==> flow/design.v <==
module GaussFilter #(parameter rows = 4, cols = 4, ksize = 3, data_width = 8) (
    input wire clk,
    input wire rst,
    input wire start,
    input wire [data_width*rows*cols-1:0] image_in,
    output reg [data_width*rows*cols-1:0] image_out,
    output reg image_out_valid,
    output reg done,
    input wire image_ready
);
    reg [data_width-1:0] memory [0:rows*cols-1];  
    reg [7:0] SigmaMatrix [0:ksize*ksize-1];     
    integer i, j, k, l, y, z, ii, n, nn;
    reg [15:0] sum_g;                             
    reg [7:0] result [0:rows*cols-1];            
    reg [7:0] ColumnVector [0:ksize-1];          
    reg [7:0] RowVector [0:ksize-1];             
    reg [3:0] state;                             
    integer pixel_idx;                           
    localparam IDLE = 0, CALC_KERNEL = 1, LOAD_IMAGE = 2, CONVOLVE = 3, OUTPUT_RESULT = 4, DONE = 5;
    function integer factorial;
        input integer num;
        integer fact, i;
        begin
            fact = 1;
            for (i = 1; i <= num; i = i + 1)
                fact = fact * i;
            factorial = fact;
        end
    endfunction
    always @(posedge clk or posedge rst) begin
        if (rst) begin
            state <= IDLE;
            image_out <= 0;
            done <= 0;
            pixel_idx <= 0;
            sum_g <= 0;
            k <= 0;
            l <= 0;
            image_out_valid <= 1'b0;
        end else begin
            case (state)
                IDLE: begin
                    if (start) begin
                        state <= CALC_KERNEL;
                    end
                end
                CALC_KERNEL: begin
                    for (i = 0; i < ksize; i = i + 1) begin
                        ColumnVector[i] = factorial(ksize-1) / (factorial(i) * factorial(ksize-1-i));
                        RowVector[i] = factorial(ksize-1) / (factorial(i) * factorial(ksize-1-i));
                    end
                    for (ii = 0; ii < ksize; ii = ii + 1) begin
                        for (j = 0; j < ksize; j = j + 1) begin
                            SigmaMatrix[ii * ksize + j] = ColumnVector[ii] * RowVector[j];
                        end
                    end
                    sum_g = 0;
                    for (n = 0; n < ksize*ksize; n = n + 1) begin
                        sum_g = sum_g + SigmaMatrix[n];
                    end
                    for (nn = 0; nn < ksize*ksize; nn = nn + 1) begin
                        SigmaMatrix[nn] = (SigmaMatrix[nn]*256) / sum_g;
                    end
                    if (image_ready)
                        state <= LOAD_IMAGE;
                end
                LOAD_IMAGE: begin
                    memory[pixel_idx] <= image_in[pixel_idx*data_width +: data_width];  
                    pixel_idx <= pixel_idx + 1;
                    if (pixel_idx == rows * cols - 1) begin
                        pixel_idx <= 0;
                        state <= CONVOLVE;
                    end
                end
                CONVOLVE: begin
                    i = pixel_idx / cols;  
                    j = pixel_idx % cols;  
                    if (k < ksize) begin   
                        if (l < ksize) begin  
                            y = i + k - ksize/2;  
                            z = j + l - ksize/2;  
                            if (y >= 0 && y < rows && z >= 0 && z < cols) begin  
                                sum_g <= sum_g + (memory[y * cols + z] * SigmaMatrix[k * ksize + l]);
                            end else begin
                                y = (y < 0) ? -y : (y >= rows) ? 2*rows - y - 1 : y;
                                z = (z < 0) ? -z : (z >= cols) ? 2*cols - z - 1 : z;
                                sum_g <= sum_g + (memory[y * cols + z] * SigmaMatrix[k * ksize + l]);
                            end
                            l <= l + 1;
                        end else begin
                            l <= 0;
                            k <= k + 1;
                        end
                    end else begin
                        result[pixel_idx] <= sum_g>>8;  
                        pixel_idx <= pixel_idx + 1;  
                        k <= 0;
                        l <= 0;
                        sum_g <= 0;
                        if (pixel_idx == rows * cols - 1) begin
                            state <= OUTPUT_RESULT;
                            pixel_idx <= 0;
                        end
                    end
                end
                OUTPUT_RESULT: begin
                    image_out[pixel_idx*data_width +: data_width] <= result[pixel_idx];
                    pixel_idx <= pixel_idx + 1;
                    if (pixel_idx == rows * cols - 1) begin
						      image_out_valid <= 1'b1;
                        state <= DONE;
                    end
                end
                DONE: begin
                    done <= 1;
                    state <= IDLE;
                    image_out_valid <= 1'b0;
                end
                default: state <= IDLE;
            endcase
        end
    end
	endmodule
; From RTL to reports: GaussFilter
; What the tools print for GaussFilter, step after step.
; Lines are those of the file above, counted from 1.
; Not given: --
[design]
top_module = GaussFilter
clk_port = clk
library = sky130hd
corner = tt_025C_1v80

; After elaboration
; Source: Yosys, flattened and elaborated. Widths are those after wreduce. Registers that Yosys merges into a memory's read port (data or address) are not register bits. Print and check cells do not count. Equal cells are merged and count once.
[op_classes]
add_sub_neg = 20
multipliers = 3
div_mod_pow = 0
compare = 10
equal = 67
shift = 3
muxes = 45
n_logic = 6
reduce_logical = 51
[ops]
columns = op, count
row1 = case mux 8 bit (select 16 bit), 3
row2 = multiplier 8 x 8 -> 16 bit, 2
row3 = 2-to-1 mux 32 bit, 6
row4 = 2-to-1 mux 8 bit, 17
row5 = bitwise AND 128 bit, 1
row6 = OR 128 bit, 1
row7 = variable part select 128 x 32 -> 8 bit, 1
row8 = NOT 128 bit, 1
row9 = variable shift 8 x 33 -> 128 bit, 1
row10 = variable shift 8 x 33 -> 128 bit with constant A, 1
row11 = equality test 4 bit with constant B, 25
row12 = adder 32 x 2 -> 32 bit with constant B, 3
row13 = multiplier 32 x 3 -> 4 bit with constant B, 1
row14 = case mux 32 bit (select 3 bit), 1
row15 = equality test 4 x 3 -> 1 bit with constant B, 18
row16 = greater-or-equal comparator 32 x 1 -> 1 bit with constant B, 2
row17 = < comparator 32 x 1 -> 1 bit with constant B, 2
row18 = subtractor 32 x 2 -> 32 bit with constant B, 2
row19 = < comparator 32 x 3 -> 1 bit with constant B, 2
row20 = greater-or-equal comparator 32 x 4 -> 1 bit with constant B, 2
row21 = < comparator 32 x 4 -> 1 bit with constant B, 2
row22 = AND reduction 4 bit, 16
row23 = AND reduction 3 bit, 16
row24 = 2-to-1 mux 16 bit, 3
row25 = equality test 4 x 2 -> 1 bit with constant B, 10
row26 = negation 32 -> 33 bit, 1
row27 = adder 16 bit, 2
row28 = adder 3 x 32 -> 32 bit, 1
; Other operator kinds: 30; their cells: 62.
[bits]
register_bits = 502
latchBits = 0
ram_bits = 0
rom_bits = 0
clocked_rd_ports_x_width = 0
n_memories = 0
output_inout_bits = 130

; Longest topological paths
; Yosys ltp: most cells in a row. Word level: on the elaborated netlist, between registers, memories and ports. Mapped: between sequential cells and ports; inverters and the memories' decode and read muxes count.
[logic_depth]
depth_word = 22
ABC_AREA = 1
ltp_mapped = 62
depth_no_buf = 58

; Mapped cells and area
; The flow's flattened synthesis, as Yosys stat reports it; memories are mapped. The netlist is that of the ABC_AREA named above (0 if unset); the other value can give another one.
[mapped]
cells = 4422
mapped_area_um2 = 34012.6
sequential_area_um2 = 13794.5
ff_cells = 500
[types]
columns = cell_type, count, area_total_um2
row1 = sky130_fd_sc_hd__edfxtp_1, 256, 7.69E+03
row2 = sky130_fd_sc_hd__dfrtp_1, 243, 6.08E+03
row3 = sky130_fd_sc_hd__nand2_1, 1076, 4.04E+03
row4 = sky130_fd_sc_hd__inv_1, 852, 3.2E+03
row5 = sky130_fd_sc_hd__ha_1, 209, 2.62E+03
row6 = sky130_fd_sc_hd__nor2_1, 456, 1.71E+03
row7 = sky130_fd_sc_hd__nand4_1, 161, 1.01E+03
row8 = sky130_fd_sc_hd__nand3_1, 154, 770.739
row9 = sky130_fd_sc_hd__o21ai_0, 143, 715.686
row10 = sky130_fd_sc_hd__xor2_1, 78, 683.155
row11 = sky130_fd_sc_hd__fa_1, 32, 640.614
row12 = sky130_fd_sc_hd__nor3_1, 109, 545.523
row13 = sky130_fd_sc_hd__o22ai_1, 64, 400.384
row14 = sky130_fd_sc_hd__a21oi_1, 76, 380.365
row15 = sky130_fd_sc_hd__o21ai_1, 75, 375.36
row16 = sky130_fd_sc_hd__clkbuf_1, 64, 240.23
row17 = sky130_fd_sc_hd__xnor2_1, 24, 210.202
row18 = sky130_fd_sc_hd__nand3_2, 20, 200.192
; Other cell types: 54; their cells: 330.

; Worst setup path after synthesis
; OpenSTA on the mapped netlist: ideal clock, no wires. The path of least setup slack (recovery checks aside). Input and output delay are each 20% of the period. Register names are those of the netlist, which keeps one name where synthesis merged equal registers.
[synth_path]
path_type = input-to-reg
from = input port rst
to = register memory[11][0]
tclk_ns = 13.2
launch_ns = 2.640
t_arrival_ns = 9.441
slack_ns = 3.389
path_delay_ns = 7.171
stages = 4
path_buffers = 1
synth_period_reached_ns = 9.811
; "path_delay_ns" = arrival - input delay + setup time.
; "stages" counts driving pins, that of a launching flip-flop among them; a cell with two outputs on the path counts twice.
; "synth_period_reached_ns" is the clock period less the worst setup slack; recovery checks do not enter. This is arithmetic on one report: input and output delays are still those of the set period (20% each).
; Between the ends stands the longest chain of elaborated cells between them, by number of cells; it is not shown to be the way that was timed. Of several equally long chains one is given.
; Each line given opens the expression or statement behind the cell; cells for indexed reads and writes are added by Yosys, which also makes memories of some case tables.
; Where a signal picks the word or bit written, the line may be left out of the assigning lines.
[synth_via]
path_cell_list = sky130_fd_sc_hd__inv_1 > sky130_fd_sc_hd__nand2_1 > sky130_fd_sc_hd__clkbuf_1 > sky130_fd_sc_hd__nor2_1
elab_chain_cells = 2
cone_cells = 2
cone_classes = logic: 1; reduce/logical: 1
[synth_rtl]
columns = item, line_no
row1 = start: declaration, 3  ; input wire rst,
row2 = NOT 1 bit, --
row3 = AND reduction 3 bit, --
row4 = end: declaration, 11  ; reg [data_width-1:0] memory [0:rows*cols-1];

; Worst path after layout
; From the final timing report of record 1: the path of least setup slack in the routed layout; clock arrival at registers is part of the times.
[layout_path]
path_type = reg-to-reg
from = register pixel_idx[0]
to = register sum_g[15]
tclk_ns = 10.8
launch_ns = 0.62
t_arrival_ns = 10.32
slack_ns = 1.00
stages = 50
path_buffers = 2
; Between the ends stands the longest chain of elaborated cells between them, by number of cells; it is not shown to be the way that was timed. Of several equally long chains one is given.
; A register here has more assigning lines than the two given.
[layout_via]
path_cell_list = sky130_fd_sc_hd__dfrtp_2 > sky130_fd_sc_hd__inv_2 > sky130_fd_sc_hd__ha_1 > sky130_fd_sc_hd__nor2_1 > sky130_fd_sc_hd__inv_1 > sky130_fd_sc_hd__buf_4 > sky130_fd_sc_hd__ha_1 > sky130_fd_sc_hd__fa_1 > sky130_fd_sc_hd__o21bai_1 > sky130_fd_sc_hd__nand2_1 > sky130_fd_sc_hd__nand3_2 > sky130_fd_sc_hd__nand2_1 > sky130_fd_sc_hd__nand2_1 > sky130_fd_sc_hd__nand2_1 > sky130_fd_sc_hd__nor2_1 > sky130_fd_sc_hd__nand3_1 > sky130_fd_sc_hd__nor2_1 > sky130_fd_sc_hd__nand3_2 > [14 not listed] > sky130_fd_sc_hd__ha_1 > sky130_fd_sc_hd__fa_1 > sky130_fd_sc_hd__fa_1 > sky130_fd_sc_hd__ha_1 > sky130_fd_sc_hd__ha_1 > sky130_fd_sc_hd__a21oi_1 > sky130_fd_sc_hd__nand2_1 > sky130_fd_sc_hd__a21oi_1 > sky130_fd_sc_hd__o21ai_0 > sky130_fd_sc_hd__a21oi_1 > sky130_fd_sc_hd__o21bai_1 > sky130_fd_sc_hd__nand2_1 > sky130_fd_sc_hd__nand2_1 > sky130_fd_sc_hd__a21oi_1 > sky130_fd_sc_hd__xor2_1 > sky130_fd_sc_hd__nand2_1 > sky130_fd_sc_hd__o211ai_1 > sky130_fd_sc_hd__o21ai_0
elab_chain_cells = 22
cone_cells = 88
cone_classes = add/sub: 15; mul: 2; compare: 8; eq/ne: 30; mux: 26; logic: 1; reduce/logical: 6
[layout_rtl]
columns = item, line_no
row1 = start: declaration, 19  ; integer pixel_idx;
row2 = start: assignment, 70  ; pixel_idx <= pixel_idx + 1;
row3 = start: assignment, 97  ; pixel_idx <= pixel_idx + 1;
row4 = OR reduction 2 bit, --
row5 = bitwise AND 1 bit, --
row6 = adder 32 x 1 -> 32 bit, --
row7 = adder 32 bit, 81  ; y = i + k - ksize/2;
row8 = subtractor 32 x 2 -> 32 bit, 81
row9 = subtractor 1 x 2 -> 2 bit, 86  ; y = (y < 0) ? -y : (y >= rows) ? 2*rows - y - 1 : y;
row10 = subtractor 2 bit, 86
row11 = [8 not listed], --
row12 = 2-to-1 mux 8 bit, 42  ; case (state)
row13 = multiplier 8 x 8 -> 16 bit, 88  ; sum_g <= sum_g + (memory[y * cols + z] * SigmaMatrix[k * ksize + l]);
row14 = adder 16 bit, 88
row15 = 2-to-1 mux 16 bit, 83  ; if (y >= 0 && y < rows && z >= 0 && z < cols) begin
row16 = 2-to-1 mux 16 bit, 80  ; if (l < ksize) begin
row17 = 2-to-1 mux 16 bit, 79  ; if (k < ksize) begin
row18 = case mux 16 bit (select 2 bit), 42
row19 = end: assignment, 60  ; sum_g = sum_g + SigmaMatrix[n];
row20 = end: assignment, 84  ; sum_g <= sum_g + (memory[y * cols + z] * SigmaMatrix[k * ksize + l]);
row21 = end: declaration, 14  ; reg [15:0] sum_g;

FLOW RESULTS
============

Design GaussFilter on sky130hd. What follows are 2 stored runs of the flow, each under its own settings; their order means nothing. The constraints put input and output delay at 20% of the set period each and load the outputs with 0.01 pF.
"timing.worst_path_ns" = time allowed to the worst setup path (clock period - input delay - output delay, where it has them) - its slack; a late launch clock adds to it, a late capture clock takes from it.

# record 1
==> flow/run.sh <==
#!/bin/bash
# the make line also repeats the synthesis and layout settings of config.mk as NAME=value (left out here)
make -C /OpenROAD-flow-scripts/flow DESIGN_CONFIG=/design/flow/config.mk WORK_HOME=/design/flow/orfs CLKGATE_MAP_FILE= finish
==> flow/config.mk <==
export PLATFORM = sky130hd
export DESIGN_NAME = GaussFilter
export DESIGN_NICKNAME = GaussFilter
export VERILOG_FILES = /design/flow/design.v
export SDC_FILE = /design/flow/constraint.sdc
export NUM_CORES = 4
export LEC_CHECK = 0
export ABC_AREA = 1
export CAP_MARGIN = 20
export CORE_MARGIN = 2
export CORE_UTILIZATION = 44
export MAX_ROUTING_LAYER = met4
export SLEW_MARGIN = 20
==> flow/constraint.sdc <==
create_clock -name core_clock -period 10.8 [get_ports {clk}]
set_input_delay 2.1600 -clock core_clock [delete_from_list [all_inputs] [get_ports {clk}]]
set_output_delay 2.1600 -clock core_clock [all_outputs]
set_load 0.01 [all_outputs]

==> record 1: results <==
setup_worst_slack_ns=0.999
post_synth_area_um2=34012.6
timing.worst_path_ns=9.80
path_kind="reg-to-reg"
tns_setup_ns=0.000
finish.utilization_pct=51.9
die_um2=79540.9

# record 2
==> flow/run.sh <==
#!/bin/bash
# the make line also repeats the synthesis and layout settings of config.mk as NAME=value (left out here)
make -C /OpenROAD-flow-scripts/flow DESIGN_CONFIG=/design/flow/config.mk WORK_HOME=/design/flow/orfs CLKGATE_MAP_FILE= finish
==> flow/config.mk <==
export PLATFORM = sky130hd
export DESIGN_NAME = GaussFilter
export DESIGN_NICKNAME = GaussFilter
export VERILOG_FILES = /design/flow/design.v
export SDC_FILE = /design/flow/constraint.sdc
export NUM_CORES = 4
export LEC_CHECK = 0
export CAP_MARGIN = 20
export CELL_PAD_IN_SITES_GLOBAL_PLACEMENT = 2
export CORE_MARGIN = 2
export CORE_UTILIZATION = 31
export CTS_CLUSTER_DIAMETER = 274
export CTS_CLUSTER_SIZE = 31
export GPL_ROUTABILITY_DRIVEN = 1
export MAX_ROUTING_LAYER = met5
export PLACE_DENSITY_LB_ADDON = 0.06
export SETUP_SLACK_MARGIN = 2.67
export SLEW_MARGIN = 20
==> flow/constraint.sdc <==
create_clock -name core_clock -period 9.51 [get_ports {clk}]
set_input_delay 1.9020 -clock core_clock [delete_from_list [all_inputs] [get_ports {clk}]]
set_output_delay 1.9020 -clock core_clock [all_outputs]
set_load 0.01 [all_outputs]

==> record 2: results <==
tns_setup_ns=-0.015
post_synth_area_um2=32287.2
setup_worst_slack_ns=-0.015
finish.utilization_pct=38.4
die_um2=106749.0
timing.worst_path_ns=9.53
path_kind="reg-to-reg"
